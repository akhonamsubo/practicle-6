==> flow/design.v <==
`timescale 1ns / 1ps
module CU (clk,rst, instr, result2, operand1, operand2, offset, opcode, sel1, sel3,w_r);
    parameter DATA_WIDTH = 8;  
    parameter ADDR_BITS = 5;  
    parameter INSTR_WIDTH =20; 
    input clk,rst;
    input [INSTR_WIDTH-1:0]instr;
    input [DATA_WIDTH-1:0] result2;
    output reg [DATA_WIDTH-1:0] operand1;
    output reg [DATA_WIDTH-1:0] operand2;
    output reg [DATA_WIDTH-1:0] offset;
    output reg [3:0] opcode;
    output reg sel1, sel3, w_r;
    reg [DATA_WIDTH-1:0] regfile [0:3];
    reg [INSTR_WIDTH-1:0]instruction;
    parameter RESET = 4'b0000;
    parameter DECODE = 4'b0001;
    parameter EXECUTE = 4'b0010;
    parameter MEM_ACCESS = 4'b0100;
    parameter WRITE_BACK = 4'b1000;
    reg [3:0] state = RESET;
    always @(posedge clk) begin
        instruction = instr;
        case (state)
            RESET : begin  
                if (instruction[19:18] == 2'b00)  begin
                    state = RESET; 
                    end else begin
                    state = DECODE;  
                    end
                regfile[0]<= 8'd0;
                regfile[1]<= 8'd1;
                regfile[2]<= 8'd2;
                regfile[3]<= 8'd3;
                operand1 <= #(DATA_WIDTH)'d0;
                operand2 <= #(DATA_WIDTH)'d0;
                offset <= #(DATA_WIDTH)'d0;
                opcode <= 4'b1111;
                sel1 <= 0;
                sel3 <= 0;
                w_r <= 0;
            end
            DECODE : begin  
                state = EXECUTE;  
                if (instruction[19:18] == 2'b1) begin  
                    operand1 <= regfile[instruction[15:14]];  
                    operand2 <= regfile[instruction[13:12]];  
                    offset <= instruction[11:4];
                    opcode <= instruction[3:0];
                   sel1 <= 1;
                    sel3 <= 0;
                    w_r <= 0;
                end else if (instruction[19:18] == 2'b10) begin  
                    operand1 <= regfile[instruction[15:14]];  
                    operand2 <= regfile[instruction[17:16]];  
                    offset <= instruction[11:4];
                    opcode <= instruction[3:0];
                    sel1 <= 0;  
                    sel3 <= 1;  
                    w_r <= 0;
                end else if (instruction[19:18] == 2'b11) begin  
                    operand1 <= regfile[instruction[15:14]];  
                    operand2 <= regfile[instruction[17:16]];  
                    offset <= instruction[11:4];
                    opcode <= instruction[3:0];
                    sel1 <= 0;  
                    sel3 <= 1;  
                    w_r <= 0;  
                end
            end
            EXECUTE: begin  
                state = MEM_ACCESS;  
                if (instruction[19:18] == 2'b01) begin  
                    state = WRITE_BACK;
                    operand1 <= regfile[instruction[15:14]];  
                    operand2 <= regfile[instruction[13:12]];  
                    offset <= instruction[11:4];
                    opcode <= instruction[3:0];
                    sel1 <= 1;
                    sel3 <= 0;
                    w_r <= 0;
                end else if (instruction[19:18] == 2'b10) begin  
                    operand1 <= regfile[instruction[15:14]];  
                    operand2 <= regfile[instruction[17:16]];  
                    offset <= instruction[11:4];
                    opcode <= instruction[3:0];
                    sel1 <= 0;  
                    sel3 <= 1;  
                    w_r <= 0;
                end else if (instruction[19:18] == 2'b11) begin  
                    operand1 <= regfile[instruction[15:14]];  
                    operand2 <= regfile[instruction[17:16]];  
                    offset <= instruction[11:4];
                    opcode <= instruction[3:0];
                    sel1 <= 0;  
                    sel3 <= 1;  
                    w_r <= 1;  
                end
            end
            MEM_ACCESS: begin  
                state = WRITE_BACK;  
                if (instruction[19:18] == 2'b10) begin  
                    operand1 <= regfile[instruction[15:14]];  
                    operand2 <= regfile[instruction[17:16]];  
                    offset <= instruction[11:4];
                    opcode <= instruction[3:0];
                    sel1 <= 0;  
                    sel3 <= 1;  
                    w_r <= 0;
                end else if (instruction[19:18] == 2'b11) begin  
                    state = DECODE;  
                    operand1 <= regfile[instruction[15:14]];  
                    operand2 <= regfile[instruction[17:16]];  
                    offset <= instruction[11:4];
                    opcode <= instruction[3:0];
                    sel1 <= 0;  
                    sel3 <= 1;  
                    w_r <= 0;  
                end
            end
            WRITE_BACK: begin  
                state = DECODE;  
                if (instruction[19:18] == 2'b01) begin  
                    regfile[instruction[17:16]] <= result2;  
                    operand1 <= regfile[instruction[15:14]];  
                    operand2 <= regfile[instruction[13:12]];  
                    offset <= instruction[11:4];
                    opcode <= instruction[3:0];
                    sel1 <= 1;
                    sel3 <= 0;
                    w_r <= 0;
                end else if (instruction[19:18] == 2'b11) begin
                    operand1 <= regfile[instruction[15:14]];  
                    operand2 <= regfile[instruction[17:16]];  
                    offset <= instruction[11:4];
                    opcode <= instruction[3:0];
                    sel1 <= 0;  
                    sel3 <= 1;  
                    w_r <= 0;
                end else if (instruction[19:18] == 2'b10) begin  
                    regfile[instruction[17:16]] <= result2;  
                    operand1 <= regfile[instruction[15:14]];  
                    operand2 <= regfile[instruction[17:16]];  
                    offset <= instruction[11:4];
                    opcode <= instruction[3:0];
                    sel1 <= 0;  
                    sel3 <= 1;  
                    w_r <= 0;
                end
            end
            default:  
            state = RESET;  
        endcase
    end
endmodule
Reports on CU
The steps from the RTL of CU to its reports follow in flow order.
Line numbers count from 1 in the design file above.
Library cell names are shortened.
The mark n/a stands for no value.
Design
  top: CU
  clock port: clk
  standard-cell library: sky130hd
  timing corner: tt_025C_1v80

After elaboration
Source: Yosys, flattened and elaborated, memories not mapped. Widths are those after wreduce. Registers that Yosys merges into a memory's read port (data or address) are not register bits. Print and check cells do not count. Equal cells are merged and count once.
Yosys's memory passes give these memory sizes; they may raise the number of words (mostly to a power of two), join words into wider ones and drop unused or constant bits.
Storage and ports
  bits in registers: 35
  bits in writable memories: 32
  memories: 1
  input port bits: 30
  output and inout port bits: 31
  cells after elaboration: 98
Operators by class
  eq/ne operators: 9
  muxes and demuxes: 72
  bitwise operators: 1
  reductions and logical operators: 7
Memories
  regfile: words 4, bits a word 8, RTL line 14  | reg [DATA_WIDTH-1:0] regfile [0:3];
Operators with widths (number)
  8-bit two-way mux: 26
  8-bit parallel mux with 4-bit select: 3
  4-bit two-way mux: 9
  1-bit two-way mux: 28
  4-bit parallel mux with 5-bit select: 1
  4-bit parallel mux with 4-bit select: 1
  4-bit inequality test (second input constant): 2
  8-bit OR reduction: 1
  1-bit parallel mux with 4-bit select: 2
  5-bit nonzero test: 1
  1-bit parallel mux with 5-bit select: 1
  2-bit equality test (second input constant): 2
  4-bit by 1-bit equality test with 1-bit output (second input constant): 1
  4-bit by 2-bit equality test with 1-bit output (second input constant): 1
  4-bit by 3-bit equality test with 1-bit output (second input constant): 1
  4-bit equality test (second input constant): 1
  4-bit logical NOT: 1
  3-bit AND reduction: 1
  2-bit by 1-bit equality test with 1-bit output (second input constant): 1
  2-bit logical NOT: 1
  2-bit AND reduction: 1
  2-bit OR reduction: 1
  2-bit two-way mux: 1
  1-bit bitwise OR: 1

Logic depth
Yosys ltp: most cells in a row. Word level: on the elaborated netlist, between registers, memories and ports. Mapped: between sequential cells and ports; inverters and the memories' decode and read muxes count.
Depth
  depth in word-level cells: 8
  ABC_AREA: 1
  depth in mapped cells: 13
  gate-level depth less buffers: 12

Mapped cells and area
Source: synth_stat.txt of the flow (Yosys; design flattened, memories mapped). It holds for the ABC_AREA given above (unset counts as 0); a run with the other value may have another netlist.
Synthesis totals
  standard cells after synthesis: 391
  mapped area: 3545.9 um^2
  sequential area: 1971.9 um^2
  flip-flops: 67
  buffers: 11
Cell types
  edfxtp_1: number 63, total area 1.89E+03 um^2
  nand2_1: number 89, total area 334.07 um^2
  inv_1: number 50, total area 187.68 um^2
  nor2_1: number 44, total area 165.158 um^2
  nand3_1: number 29, total area 145.139 um^2
  a21oi_1: number 23, total area 115.11 um^2
  o21ai_0: number 23, total area 115.11 um^2
  dfxtp_1: number 4, total area 80.077 um^2
  ha_1: number 6, total area 75.072 um^2
  a22o_1: number 8, total area 70.067 um^2
  nand2_2: number 10, total area 62.56 um^2
  nand3_2: number 6, total area 60.058 um^2
  buf_6: number 3, total area 33.782 um^2
  o21ai_1: number 6, total area 30.029 um^2
  nor2_2: number 4, total area 25.024 um^2
  a21oi_4: number 1, total area 16.266 um^2
  buf_2: number 3, total area 15.014 um^2
  buf_4: number 2, total area 15.014 um^2
Other cell types: 11; their cells: 17.

Path before layout
Path of least setup slack by OpenSTA after synthesis, without wires, with an ideal clock, recovery checks aside; 20% of the period is set as input and as output delay. Where synthesis merged equal registers, the netlist keeps one of their names.
Timing after synthesis
  kind: input to register
  from: input port instr[19]
  to: register w_r
  period: 5.26 ns
  external input delay: 1.052 ns
  setup time: 0.313 ns
  time at the first pin: 1.052 ns
  data arrival time: 3.342 ns
  data required time: 4.947 ns
  slack: 1.606 ns
  path delay: 2.603 ns
  stages on the path: 5
  path buffers: 0
  synthesis period reached: 3.654 ns
"path delay" is the arrival time less input delay plus setup time.
"stages on the path": output pins that drive a net of the path, with the launching flip-flop's if there is one; two outputs of one cell count as two.
"synthesis period reached" = period - worst setup slack (recovery checks aside). The figure is calculated, with input and output delays left at 20% of the set period.
The rows between start and end are the longest chain of elaborated cells between them; the timing report does not say that the signal goes this way. Where chains are equally long, one stands for them.
Each line given opens the expression or statement behind the cell; cells for indexed reads and writes are added by Yosys, which also makes memories of some case tables.
At most two assigning lines are given for a register; there are more.
Only ways into the end's enable, where the timed path ends, are counted here.
Between the ends, after synthesis
  cell sequence: inv_1 > ha_1 > inv_1 > a32oi_1 > a21boi_0
  cells in the longest elaborated chain: 3
  elaborated cells between the ends (all ways): 6
  those cells by class: eq/ne (5); reduce/logical (1)
Ends and longest elaborated chain, after synthesis
  start: declaration: RTL line 7  | input [INSTR_WIDTH-1:0]instr;
  2-bit by 1-bit equality test with 1-bit output: RTL line 123  | if (instruction[19:18] == 2'b01) begin
  4-bit inequality test
  3-bit AND reduction
  end: assignment: RTL line 118  | w_r <= 0;
  end: assignment: RTL line 131  | w_r <= 0;
  end: declaration: RTL line 13  | output reg sel1, sel3, w_r;

Timing after layout
From the final timing report of run 1: the path of least setup slack in the routed layout; clock arrival at registers is part of the times.
Timing after layout
  kind: register to register
  from: register state[2]
  to: register operand2[7]
  period: 2.43 ns
  setup time: 0.24 ns
  time at the first pin: 0.34 ns
  data arrival time: 1.88 ns
  data required time: 2.53 ns
  slack: 0.65 ns
  stages on the path: 12
  path buffers: 1
The rows between start and end are the longest chain of elaborated cells between them; the timing report does not say that the signal goes this way. Where chains are equally long, one stands for them.
At most two assigning lines are given for a register; there are more.
Ways into the end's enable are left out, as the timed path ends at the data pin.
Between the ends, after layout
  cell sequence: dfxtp_4 > nor2_4 > nand2_2 > nand3_4 > nand2_1 > nand2_2 > nand2_4 > buf_12 > nand3_1 > nand2_1 > nand2_1 > nand2_1
  cells in the longest elaborated chain: 3
  elaborated cells between the ends (all ways): 7
  RTL lines with such cells: 1
  those cells by class: eq/ne (4); mux (1); reduce/logical (2)
Ends and longest elaborated chain, after layout
  start: declaration: RTL line 21  | reg [3:0] state = RESET;
  start: assignment: RTL line 27  | state = RESET;
  start: assignment: RTL line 29  | state = DECODE;
  4-bit by 2-bit equality test with 1-bit output: RTL line 24  | case (state)
  2-bit OR reduction
  8-bit parallel mux with 4-bit select: RTL line 24
  end: assignment: RTL line 36  | operand2 <= #(DATA_WIDTH)'d0;
  end: assignment: RTL line 47  | operand2 <= regfile[instruction[13:12]];
  end: declaration: RTL line 10  | output reg [DATA_WIDTH-1:0] operand2;

Hand-over note for CU

Flow measurements of CU on sky130hd: 2 stored runs with different settings, listed in no order. Input and output delays are each 20% of the period that was set; the output load is 0.01 pF.
By "worst setup path time (ns)" is meant the share of the clock period that the worst setup path is allowed (20% is reserved at inputs, 20% at outputs), minus its slack. Clock arrival times at its registers enter into it.
"finish__power__total": no workload was simulated; the value follows from the tool's default switching activity.

Flow files of run 1
==> flow/run.sh <==
#!/bin/bash
# the make line also repeats the synthesis and layout settings of config.mk as NAME=value (left out here)
make -C /OpenROAD-flow-scripts/flow DESIGN_CONFIG=/design/flow/config.mk WORK_HOME=/design/flow/orfs CLKGATE_MAP_FILE= finish
==> flow/config.mk <==
export PLATFORM = sky130hd
export DESIGN_NAME = CU
export DESIGN_NICKNAME = CU
export VERILOG_FILES = /design/flow/design.v
export SDC_FILE = /design/flow/constraint.sdc
export NUM_CORES = 4
export LEC_CHECK = 0
export ABC_AREA = 1
export CAP_MARGIN = 20
export CORE_ASPECT_RATIO = 1.94
export CORE_MARGIN = 8
export CORE_UTILIZATION = 52
export GPL_ROUTABILITY_DRIVEN = 1
export GPL_TIMING_DRIVEN = 1
export MAX_ROUTING_LAYER = met5
export PLACE_DENSITY_LB_ADDON = 0.27
export SETUP_SLACK_MARGIN = 0.64
export SLEW_MARGIN = 20
export TNS_END_PERCENT = 10
==> flow/constraint.sdc <==
create_clock -name core_clock -period 2.43 [get_ports {clk}]
set_input_delay 0.4860 -clock core_clock [delete_from_list [all_inputs] [get_ports {clk}]]
set_output_delay 0.4860 -clock core_clock [all_outputs]
set_load 0.01 [all_outputs]

report of run 1
yosys chip area after synthesis (um^2): 3545.9
finish__design__die__area: 9863.5
finish__design__instance__area__stdcell: 5068.6
finish__design__instance__utilization: 0.7535
finish__timing__setup__ws: 0.647
finish__timing__hold__ws: 0.556
finish__power__total: 6.648e-03
worst setup path time (ns): 1.78
worst setup path kind: register to register

Flow files of run 2
==> flow/run.sh <==
#!/bin/bash
# the make line also repeats the synthesis and layout settings of config.mk as NAME=value (left out here)
make -C /OpenROAD-flow-scripts/flow DESIGN_CONFIG=/design/flow/config.mk WORK_HOME=/design/flow/orfs CLKGATE_MAP_FILE= finish
==> flow/config.mk <==
export PLATFORM = sky130hd
export DESIGN_NAME = CU
export DESIGN_NICKNAME = CU
export VERILOG_FILES = /design/flow/design.v
export SDC_FILE = /design/flow/constraint.sdc
export NUM_CORES = 4
export LEC_CHECK = 0
export CAP_MARGIN = 20
export CORE_ASPECT_RATIO = 0.75
export CORE_MARGIN = 6
export CORE_UTILIZATION = 32
export CTS_CLUSTER_DIAMETER = 43
export GPL_TIMING_DRIVEN = 0
export MAX_ROUTING_LAYER = met5
export PLACE_DENSITY_LB_ADDON = 0.07
export SETUP_SLACK_MARGIN = 0.37
export SLEW_MARGIN = 20
==> flow/constraint.sdc <==
create_clock -name core_clock -period 2.75 [get_ports {clk}]
set_input_delay 0.5500 -clock core_clock [delete_from_list [all_inputs] [get_ports {clk}]]
set_output_delay 0.5500 -clock core_clock [all_outputs]
set_load 0.01 [all_outputs]

report of run 2
yosys chip area after synthesis (um^2): 3565.9
finish__design__die__area: 13847.4
finish__design__instance__area__stdcell: 4830.9
finish__design__instance__utilization: 0.4570
finish__timing__setup__ws: 0.510
finish__timing__hold__ws: 0.579
finish__power__total: 5.388e-03
worst setup path time (ns): 2.24
worst setup path kind: register to register

End of note.
